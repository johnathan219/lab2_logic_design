==> flow/design.v <==
module accumulate_all (
	input wire clk,
	input wire reset,
	input wire [23:0] romC,
	input wire [16:0] romAxB,
	input wire [16:0] romAxB1,
	input wire [16:0] romAxB2,
	input wire [16:0] romAxB3,
	input wire [16:0] romAxB4,
	input wire [16:0] romAxB5,
	input wire [16:0] romAxB6,
	input wire [16:0] romAxB7,
	input wire [16:0] romAxB8,
	input wire [16:0] romAxB9,
	input wire [16:0] romAxB10,
	input wire [16:0] romAxB11,
	input wire [16:0] romAxB12,
	input wire [16:0] romAxB13,
	input wire [16:0] romAxB14,
	input wire [16:0] romAxB15,
	output logic done,
	output logic [23:0] function_Y
	);
	reg [23:0] function_tmp;
	reg [13:0] count;
	always_ff @(posedge clk or negedge reset) begin 
		if (!reset) begin
			function_tmp <= 24'd0;
			count <= 14'd0;
		end
		else begin
			if (count <= 14'd513) begin 
				function_tmp <= romC + romAxB + romAxB1 + romAxB2 + romAxB3 + romAxB4 + romAxB5 
									+ romAxB6 + romAxB7 + romAxB8 + romAxB9 + romAxB10 + romAxB11 + romAxB12 + romAxB13
									+ romAxB14 + romAxB15 + function_tmp;
				count <= count + 14'd1;
				done <= 1'b0;
			end 
			else if (count > 14'd513) begin
				done <= 1'b1;
				count <= count;
				function_tmp <= function_tmp;
			end
		end
	end 
	assign function_Y = function_tmp;
endmodule
* Tool chain data of accumulate_all
Tool output for the design above, in the order of the flow. Lines are those of the file above, counted from 1. Library cell names are shortened. The mark - stands for no value.
Design: top module accumulate_all, clock input clk, library sky130hd, corner tt_025C_1v80

* Word level
Source: Yosys, flattened and elaborated, memories not mapped. Widths are those after wreduce. Registers that Yosys merges into a memory's read port (data or address) are not register bits. Print and check cells do not count. Equal cells are merged and count once.
Cells by class: add/sub/neg operators 18, magnitude comparators 2, multiplexer cells 1, reduce/logical cells 2
Operators with widths (count):
- 24-bit by 17-bit adder with 24-bit output | 16
- 24-bit adder | 1
- 14-bit by 1-bit adder with 14-bit output (second input constant) | 1
- 14-bit by 10-bit > comparator with 1-bit output (second input constant) | 1
- 14-bit by 10-bit <= comparator with 1-bit output (second input constant) | 1
- 2-bit AND reduction | 1
- 2-bit nonzero test | 1
- 1-bit two-way mux | 1
Word-level totals: register bits 39, input port bits 298, output and inout bits 25, elaborated cells 26

* Depth
Yosys ltp: most cells in a row. Word level: on the elaborated netlist, between registers, memories and ports. Mapped: between sequential cells and ports; inverters and the memories' decode and read muxes count.
Logic depth: word-level depth 17, ABC_AREA 0, depth in mapped cells 21, gate-level depth less buffers 20

* Mapped cells and area
The flow's flattened synthesis, as Yosys stat reports it; memories are mapped. The netlist is that of the ABC_AREA named above (0 if unset); the other value can give another one. Totals and module areas in this step are rounded.
Cell types:
- fa_1 | count 269, total area 5.39E+03 um^2
- inv_1 | count 461, total area 1730.41 um^2
- dfrtp_1 | count 38, total area 950.912 um^2
- ha_1 | count 63, total area 788.256 um^2
- xnor2_1 | count 22, total area 192.685 um^2
- o21ai_0 | count 24, total area 120.115 um^2
- nand2_1 | count 31, total area 116.362 um^2
- xor2_1 | count 11, total area 96.342 um^2
- a21oi_1 | count 18, total area 90.086 um^2
- mux2_2 | count 7, total area 78.826 um^2
- a21o_1 | count 9, total area 67.565 um^2
- a2111oi_2 | count 3, total area 45.043 um^2
- nor2_1 | count 9, total area 33.782 um^2
- edfxtp_1 | count 1, total area 30.029 um^2
- and4_1 | count 3, total area 26.275 um^2
- a21boi_0 | count 3, total area 22.522 um^2
- buf_6 | count 2, total area 22.522 um^2
- clkbuf_1 | count 6, total area 22.522 um^2
Other cell types: 30; their cells: 45.
Mapped netlist: cells in the netlist 1025, chip area (Yosys) 10000 um^2, sequential area 980 um^2, flip-flop cells 39, buffers 12

* Path before layout
OpenSTA on the mapped netlist: ideal clock, no wires. The path of least setup slack (recovery checks aside). Input and output delay are each 20% of the period. Register names are those of the netlist, which keeps one name where synthesis merged equal registers.
Timing after synthesis: path type in2reg, start point in romAxB11[8], end point reg function_tmp[23], period 7310 ps, input delay 1462 ps, setup time 79 ps, time at the first pin 1462 ps, data arrival time 6338 ps, data required time 7231 ps, setup slack 893 ps, delay of the path 4955 ps, stages 20, buffers on the path 0, period reached after synthesis 6417 ps
"delay of the path" is the arrival time less input delay plus setup time. "stages" counts driving pins, that of a launching flip-flop among them; a cell with two outputs on the path counts twice. "period reached after synthesis" = period - worst setup slack (recovery checks aside). The figure is calculated, with input and output delays left at 20% of the set period. Between the ends stands the longest chain of elaborated cells between them, by number of cells; it is not shown to be the way that was timed. Of several equally long chains one is given. Each line given opens the expression or statement behind the cell; cells for indexed reads and writes are added by Yosys, which also makes memories of some case tables. A register here has more assigning lines than the two given.
Between the ends, after synthesis: cells stage by stage inv_1 -> fa_1 -> inv_1 -> fa_1 -> inv_1 -> fa_1 -> inv_1 -> fa_1 -> fa_1 -> inv_1 -> fa_1 -> inv_1 -> ha_1 -> a2111oi_2 -> o21ai_1 -> a32oi_2 -> o21ai_2 -> a2111o_1 -> o21ai_2 -> xor2_1, length of the longest elaborated chain 6, elaborated cells between the ends (all ways) 6, RTL lines with such cells 1, classes of those cells add/sub (6)
RTL lines, path after synthesis:
- start: declaration | line 16 | input wire [16:0] romAxB11,
- 24-bit by 17-bit adder with 24-bit output (5 in a row) | line 33 | function_tmp <= romC + romAxB + romAxB1 + romAxB2 + romAxB3 + romAxB4 + romAxB5
- 24-bit adder | line 33
- end: assignment | line 33
- end: assignment | line 42 | function_tmp <= function_tmp;
- end: declaration | line 24 | reg [23:0] function_tmp;

* Path in the finished layout
Path of least setup slack in the final report of record 1 (OpenROAD, finished layout, wires in). Where an end is a register, its clock arrival counts in the times. The report prints the path's times to 10 ps; the period is as set.
Timing after layout: path type in2reg, start point in romAxB11[8], end point reg function_tmp[23], period 7630 ps, input delay 1530 ps, setup time 70 ps, time at the first pin 1530 ps, data arrival time 7210 ps, data required time 7830 ps, setup slack 620 ps, stages 21, buffers on the path 1
Between the ends stands the longest chain of elaborated cells between them, by number of cells; it is not shown to be the way that was timed. Of several equally long chains one is given. A register here has more assigning lines than the two given.
Between the ends, after layout: cells stage by stage clkdlybuf4s50_1 -> inv_1 -> fa_1 -> inv_1 -> fa_1 -> inv_1 -> fa_1 -> inv_1 -> fa_1 -> fa_1 -> inv_1 -> fa_1 -> inv_1 -> ha_1 -> a2111oi_2 -> o21ai_1 -> a32oi_2 -> o21ai_2 -> a2111o_1 -> o21ai_2 -> xor2_1, length of the longest elaborated chain 6, elaborated cells between the ends (all ways) 6, RTL lines with such cells 1, classes of those cells add/sub (6)
RTL lines, path after layout:
- start: declaration | line 16 | input wire [16:0] romAxB11,
- 24-bit by 17-bit adder with 24-bit output (5 in a row) | line 33 | function_tmp <= romC + romAxB + romAxB1 + romAxB2 + romAxB3 + romAxB4 + romAxB5
- 24-bit adder | line 33
- end: assignment | line 33
- end: assignment | line 42 | function_tmp <= function_tmp;
- end: declaration | line 24 | reg [23:0] function_tmp;

Appendix: measured runs

Flow measurements of accumulate_all on sky130hd: 2 stored runs with different settings, listed in no order. Input and output delays are each 20% of the period that was set; the output load is 0.01 pF.
"period achieved": clock period set for the run, less the worst setup slack. It is reckoned from that one timing run; input and output delays stay at 20% of the period that was set.
"allowed time less slack (worst setup path)" means the part of the period allowed to the worst setup path (the constraints hold back 20% at inputs and 20% at outputs) less its slack; where the path has registers, the arrival times of their clocks count too.
"allowed time less slack (worst setup path)" is given in steps of 10 ps.
Measured values are rounded.

[record 1] flow files
==> flow/run.sh <==
#!/bin/bash
# the make line also repeats the synthesis and layout settings of config.mk as NAME=value (left out here)
make -C /OpenROAD-flow-scripts/flow DESIGN_CONFIG=/design/flow/config.mk WORK_HOME=/design/flow/orfs CLKGATE_MAP_FILE= finish
==> flow/config.mk <==
export PLATFORM = sky130hd
export DESIGN_NAME = accumulate_all
export DESIGN_NICKNAME = accumulate_all
export VERILOG_FILES = /design/flow/design.v
export SDC_FILE = /design/flow/constraint.sdc
export NUM_CORES = 4
export LEC_CHECK = 0
export CAP_MARGIN = 20
export CORE_MARGIN = 2
export CORE_UTILIZATION = 40
export SLEW_MARGIN = 20
==> flow/constraint.sdc <==
create_clock -name core_clock -period 7.63 [get_ports {clk}]
set_input_delay 1.5260 -clock core_clock [delete_from_list [all_inputs] [get_ports {clk}]]
set_output_delay 1.5260 -clock core_clock [all_outputs]
set_load 0.01 [all_outputs]

[record 1] result: allowed time less slack (worst setup path) 5480 ps; type of the worst setup path in2reg; period achieved 7007 ps; worst setup slack after layout 620 ps; post-route setup TNS 0 ps; total die area 27000 um^2; utilization in the final report 56 %; post-route worst hold slack 370 ps; standard-cell area after routing 14000 um^2; netlist area reported by Yosys 10000 um^2

[record 2] flow files
==> flow/run.sh <==
#!/bin/bash
# the make line also repeats the synthesis and layout settings of config.mk as NAME=value (left out here)
make -C /OpenROAD-flow-scripts/flow DESIGN_CONFIG=/design/flow/config.mk WORK_HOME=/design/flow/orfs CLKGATE_MAP_FILE= finish
==> flow/config.mk <==
export PLATFORM = sky130hd
export DESIGN_NAME = accumulate_all
export DESIGN_NICKNAME = accumulate_all
export VERILOG_FILES = /design/flow/design.v
export SDC_FILE = /design/flow/constraint.sdc
export NUM_CORES = 4
export LEC_CHECK = 0
export ABC_AREA = 1
export CAP_MARGIN = 20
export CORE_MARGIN = 2
export CORE_UTILIZATION = 52
export MAX_ROUTING_LAYER = met4
export PLACE_DENSITY = 0.4
export SETUP_SLACK_MARGIN = 2.78
export SLEW_MARGIN = 40
export TNS_END_PERCENT = 60
==> flow/constraint.sdc <==
create_clock -name core_clock -period 9.46 [get_ports {clk}]
set_input_delay 1.8920 -clock core_clock [delete_from_list [all_inputs] [get_ports {clk}]]
set_output_delay 1.8920 -clock core_clock [all_outputs]
set_load 0.01 [all_outputs]

[record 2] result: allowed time less slack (worst setup path) 4680 ps; type of the worst setup path in2reg; period achieved 6569 ps; worst setup slack after layout 2900 ps; post-route setup TNS 0 ps; total die area 22000 um^2; utilization in the final report 77 %; post-route worst hold slack 380 ps; standard-cell area after routing 16000 um^2; netlist area reported by Yosys 11000 um^2
