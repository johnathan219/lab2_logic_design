==> flow/design.v <==
	module accumulate_romC (
	input wire clk,
	input wire reset,
	input wire [15:0] romC_qa,
	input wire [15:0] romC_qb,
	output wire [23:0] result
);
	reg [23:0] result_tmp;
	reg [23:0] count;
	always_ff @(posedge clk or negedge reset) begin
		if (!reset) begin 
			result_tmp <= 24'd0;
			count <= 24'd0;
		end
		else if (count <= 24'd129) begin
			result_tmp <=  romC_qa + romC_qb;
			count <= count + 24'd2;
			end
		else if (count > 24'd129) begin 
			result_tmp <= 24'd0;
			count <= count + 24'd2;
		end
	end 
	assign result = result_tmp;
endmodule
Reports on accumulate_romC --
What the tools print for accumulate_romC, step after step. Lines are those of the file above, counted from 1. Operators carry their Yosys type and port widths (W data, S select, Z words). The mark - stands for no value.
Set-up: top accumulate_romC, clock port clk, library sky130hd, corner tt_025C_1v80

Word-level counts --
Source: Yosys, flattened and elaborated, memories not mapped. Widths are those after wreduce. Registers that Yosys merges into a memory's read port (data or address) are not register bits. Print and check cells do not count. Equal cells are merged and count once.
Word-level totals: flip-flop bits (word level) 48, elaborated cells 11, input bits 34
Operators by class: order comparisons 2, add/sub/neg operators 2, reduce/logical cells 1, multiplexer cells 4
Operator list (number):
- $mux W24 | 4
- $add A24 B2 Y24 const B | 1
- $gt A24 B8 Y1 const B | 1
- $le A24 B8 Y1 const B | 1
- $add A16 B16 Y17 | 1
- $reduce_bool A2 Y1 | 1

Longest topological paths --
Yosys ltp: most cells in a row. Word level: on the elaborated netlist, between registers, memories and ports. Mapped: between sequential cells and ports; inverters and the memories' decode and read muxes count.
Depth: depth after elaboration 3, ABC_AREA 0, gate-level depth with buffers 9, gate-level depth less buffers 9

Synthesis result --
Source: synth_stat.txt of the flow (Yosys; design flattened, memories mapped). It holds for the ABC_AREA given above (unset counts as 0); a run with the other value may have another netlist.
Cells by type:
- sky130_fd_sc_hd__dfrtp_1 | number 40, area in all 1000.96 um^2
- sky130_fd_sc_hd__ha_1 | number 17, area in all 212.704 um^2
- sky130_fd_sc_hd__xnor2_1 | number 21, area in all 183.926 um^2
- sky130_fd_sc_hd__nor2_1 | number 27, area in all 101.347 um^2
- sky130_fd_sc_hd__xor2_1 | number 7, area in all 61.309 um^2
- sky130_fd_sc_hd__nand2_1 | number 16, area in all 60.058 um^2
- sky130_fd_sc_hd__a21oi_1 | number 11, area in all 55.053 um^2
- sky130_fd_sc_hd__nand3_1 | number 11, area in all 55.053 um^2
- sky130_fd_sc_hd__buf_4 | number 7, area in all 52.55 um^2
- sky130_fd_sc_hd__and3_1 | number 7, area in all 43.792 um^2
- sky130_fd_sc_hd__a21o_1 | number 5, area in all 37.536 um^2
- sky130_fd_sc_hd__nand4_1 | number 6, area in all 37.536 um^2
- sky130_fd_sc_hd__nor4_1 | number 6, area in all 37.536 um^2
- sky130_fd_sc_hd__o21a_1 | number 5, area in all 37.536 um^2
- sky130_fd_sc_hd__o31ai_1 | number 5, area in all 37.536 um^2
- sky130_fd_sc_hd__nor3_1 | number 7, area in all 35.034 um^2
- sky130_fd_sc_hd__buf_6 | number 3, area in all 33.782 um^2
- sky130_fd_sc_hd__inv_1 | number 9, area in all 33.782 um^2
Not listed: further types 29, cells in them 33.
Mapped netlist: synthesis area 2399.8 um^2, standard cells after synthesis 243, area of sequential cells 1001.0 um^2, flip-flops 40, buffer cells 13

Worst setup path after synthesis --
Source: OpenSTA report_checks on the synthesized netlist (no wires, ideal clock, input and output delay 20% of the period each), path of least setup slack; recovery checks are left aside. Register names are those of the netlist, which keeps one name where synthesis merged equal registers.
Timing post-synthesis: path kind input to register, start point input port romC_qa[1], end point register result_tmp, stages 7, time at the first pin 0.942 ns, data required time 4.585 ns, buffers on the path 0, period 4.71 ns, delay of the path 1.597 ns, slack 2.172 ns, external input delay 0.942 ns, arrival 2.414 ns, synthesis period reached 2.538 ns
"delay of the path" is the arrival time less input delay plus setup time. "stages" counts driving pins, that of a launching flip-flop among them; a cell with two outputs on the path counts twice. "synthesis period reached" is the clock period less the worst setup slack; recovery checks do not enter. This is arithmetic on one report: input and output delays are still those of the set period (20% each). An end named without its bit number is one bit of that signal or, where synthesis recoded a state register, one of its new flip-flops. A register here has more assigning lines than the two given.
On the way, post-synthesis: cells stage by stage sky130_fd_sc_hd__ha_1 -> sky130_fd_sc_hd__a211oi_2 -> sky130_fd_sc_hd__o21bai_2 -> sky130_fd_sc_hd__a2111oi_2 -> sky130_fd_sc_hd__nor3_1 -> sky130_fd_sc_hd__nor3_1 -> sky130_fd_sc_hd__nor3_2
Ends and longest elaborated chain, post-synthesis:
- from (decl) | RTL line 4 | input wire [15:0] romC_qa,
- to (assign) | RTL line 12 | result_tmp <= 24'd0;
- to (assign) | RTL line 16 | result_tmp <= romC_qa + romC_qb;
- to (decl) | RTL line 8 | reg [23:0] result_tmp;
Chain of elaborated cells between the ends: none given.

Timing after layout --
From the final timing report of run 1: the path of least setup slack in the routed layout; clock arrival at registers is part of the times.
Timing post-layout: path kind input to register, start point input port romC_qa[4], end point register result_tmp, buffers on the path 3, external input delay 0.44 ns, period 2.2 ns, stages 8, arrival 2.35 ns, time at the first pin 0.44 ns, data required time 2.41 ns, slack 0.06 ns
An end named without its bit number is one bit of that signal or, where synthesis recoded a state register, one of its new flip-flops. A register here has more assigning lines than the two given.
On the way, post-layout: cells stage by stage sky130_fd_sc_hd__clkdlybuf4s50_1 -> sky130_fd_sc_hd__ha_1 -> sky130_fd_sc_hd__a2111oi_4 -> sky130_fd_sc_hd__buf_4 -> sky130_fd_sc_hd__buf_4 -> sky130_fd_sc_hd__or4_4 -> sky130_fd_sc_hd__a21o_1 -> sky130_fd_sc_hd__a21oi_2
Ends and longest elaborated chain, post-layout:
- from (decl) | RTL line 4 | input wire [15:0] romC_qa,
- to (assign) | RTL line 12 | result_tmp <= 24'd0;
- to (assign) | RTL line 16 | result_tmp <= romC_qa + romC_qb;
- to (decl) | RTL line 8 | reg [23:0] result_tmp;
Chain of elaborated cells between the ends: none given.

# Flow runs of accumulate_romC

Measured results for accumulate_romC: 2 stored runs of the Yosys and OpenROAD flow on sky130hd. The settings differ; the order carries no meaning. The constraints put input and output delay at 20% of the set period each and load the outputs with 0.01 pF.
By "period reached" is meant the clock period of the run minus its worst setup slack. This is arithmetic on one report: input and output delays are still those of the set period (20% each).
"allowed time less slack (worst setup path)" is the time allowed to the run's worst setup path (the clock period less input and output delay, where it has them) less its slack. Clock arrival times count: a late capture clock shortens it, a late launch clock lengthens it.
"power": no workload was simulated; the value follows from the tool's default switching activity.

[run 1] flow files
==> flow/run.sh <==
#!/bin/bash
# the make line also repeats the synthesis and layout settings of config.mk as NAME=value (left out here)
make -C /OpenROAD-flow-scripts/flow DESIGN_CONFIG=/design/flow/config.mk WORK_HOME=/design/flow/orfs CLKGATE_MAP_FILE= finish
==> flow/config.mk <==
export PLATFORM = sky130hd
export DESIGN_NAME = accumulate_romC
export DESIGN_NICKNAME = accumulate_romC
export VERILOG_FILES = /design/flow/design.v
export SDC_FILE = /design/flow/constraint.sdc
export NUM_CORES = 4
export LEC_CHECK = 0
export ABC_AREA = 0
export CAP_MARGIN = 20
export CORE_MARGIN = 9
export CORE_UTILIZATION = 16
export CTS_CLUSTER_DIAMETER = 37
export MAX_ROUTING_LAYER = met5
export PLACE_DENSITY_LB_ADDON = 0.29
export SLEW_MARGIN = 20
==> flow/constraint.sdc <==
create_clock -name core_clock -period 2.2 [get_ports {clk}]
set_input_delay 0.4400 -clock core_clock [delete_from_list [all_inputs] [get_ports {clk}]]
set_output_delay 0.4400 -clock core_clock [all_outputs]
set_load 0.01 [all_outputs]

[run 1] result: die outline area 19731.8 um^2; setup TNS 0.000 ns; allowed time less slack (worst setup path) 1.70 ns; critical path type input to register; worst setup slack after layout 0.062 ns; period reached 2.138 ns; standard-cell area after routing 3622.2 um^2; power 2266 uW; utilization of the finished layout 24.8%; cell area after synthesis 2399.8 um^2

[run 2] flow files
==> flow/run.sh <==
#!/bin/bash
# the make line also repeats the synthesis and layout settings of config.mk as NAME=value (left out here)
make -C /OpenROAD-flow-scripts/flow DESIGN_CONFIG=/design/flow/config.mk WORK_HOME=/design/flow/orfs CLKGATE_MAP_FILE= finish
==> flow/config.mk <==
export PLATFORM = sky130hd
export DESIGN_NAME = accumulate_romC
export DESIGN_NICKNAME = accumulate_romC
export VERILOG_FILES = /design/flow/design.v
export SDC_FILE = /design/flow/constraint.sdc
export NUM_CORES = 4
export LEC_CHECK = 0
export CAP_MARGIN = 30
export CORE_ASPECT_RATIO = 0.8
export CORE_MARGIN = 2
export CORE_UTILIZATION = 45
export CTS_CLUSTER_DIAMETER = 257
export CTS_CLUSTER_SIZE = 80
export HOLD_SLACK_MARGIN = 0.11
export PLACE_DENSITY = 0.54
export SETUP_SLACK_MARGIN = 0.31
export SLEW_MARGIN = 20
==> flow/constraint.sdc <==
create_clock -name core_clock -period 3.77 [get_ports {clk}]
set_input_delay 0.7540 -clock core_clock [delete_from_list [all_inputs] [get_ports {clk}]]
set_output_delay 0.7540 -clock core_clock [all_outputs]
set_load 0.01 [all_outputs]

[run 2] result: die outline area 5936.5 um^2; setup TNS 0.000 ns; allowed time less slack (worst setup path) 1.95 ns; critical path type input to register; worst setup slack after layout 1.065 ns; period reached 2.705 ns; standard-cell area after routing 3011.6 um^2; power 1154 uW; utilization of the finished layout 59.5%; cell area after synthesis 2399.8 um^2
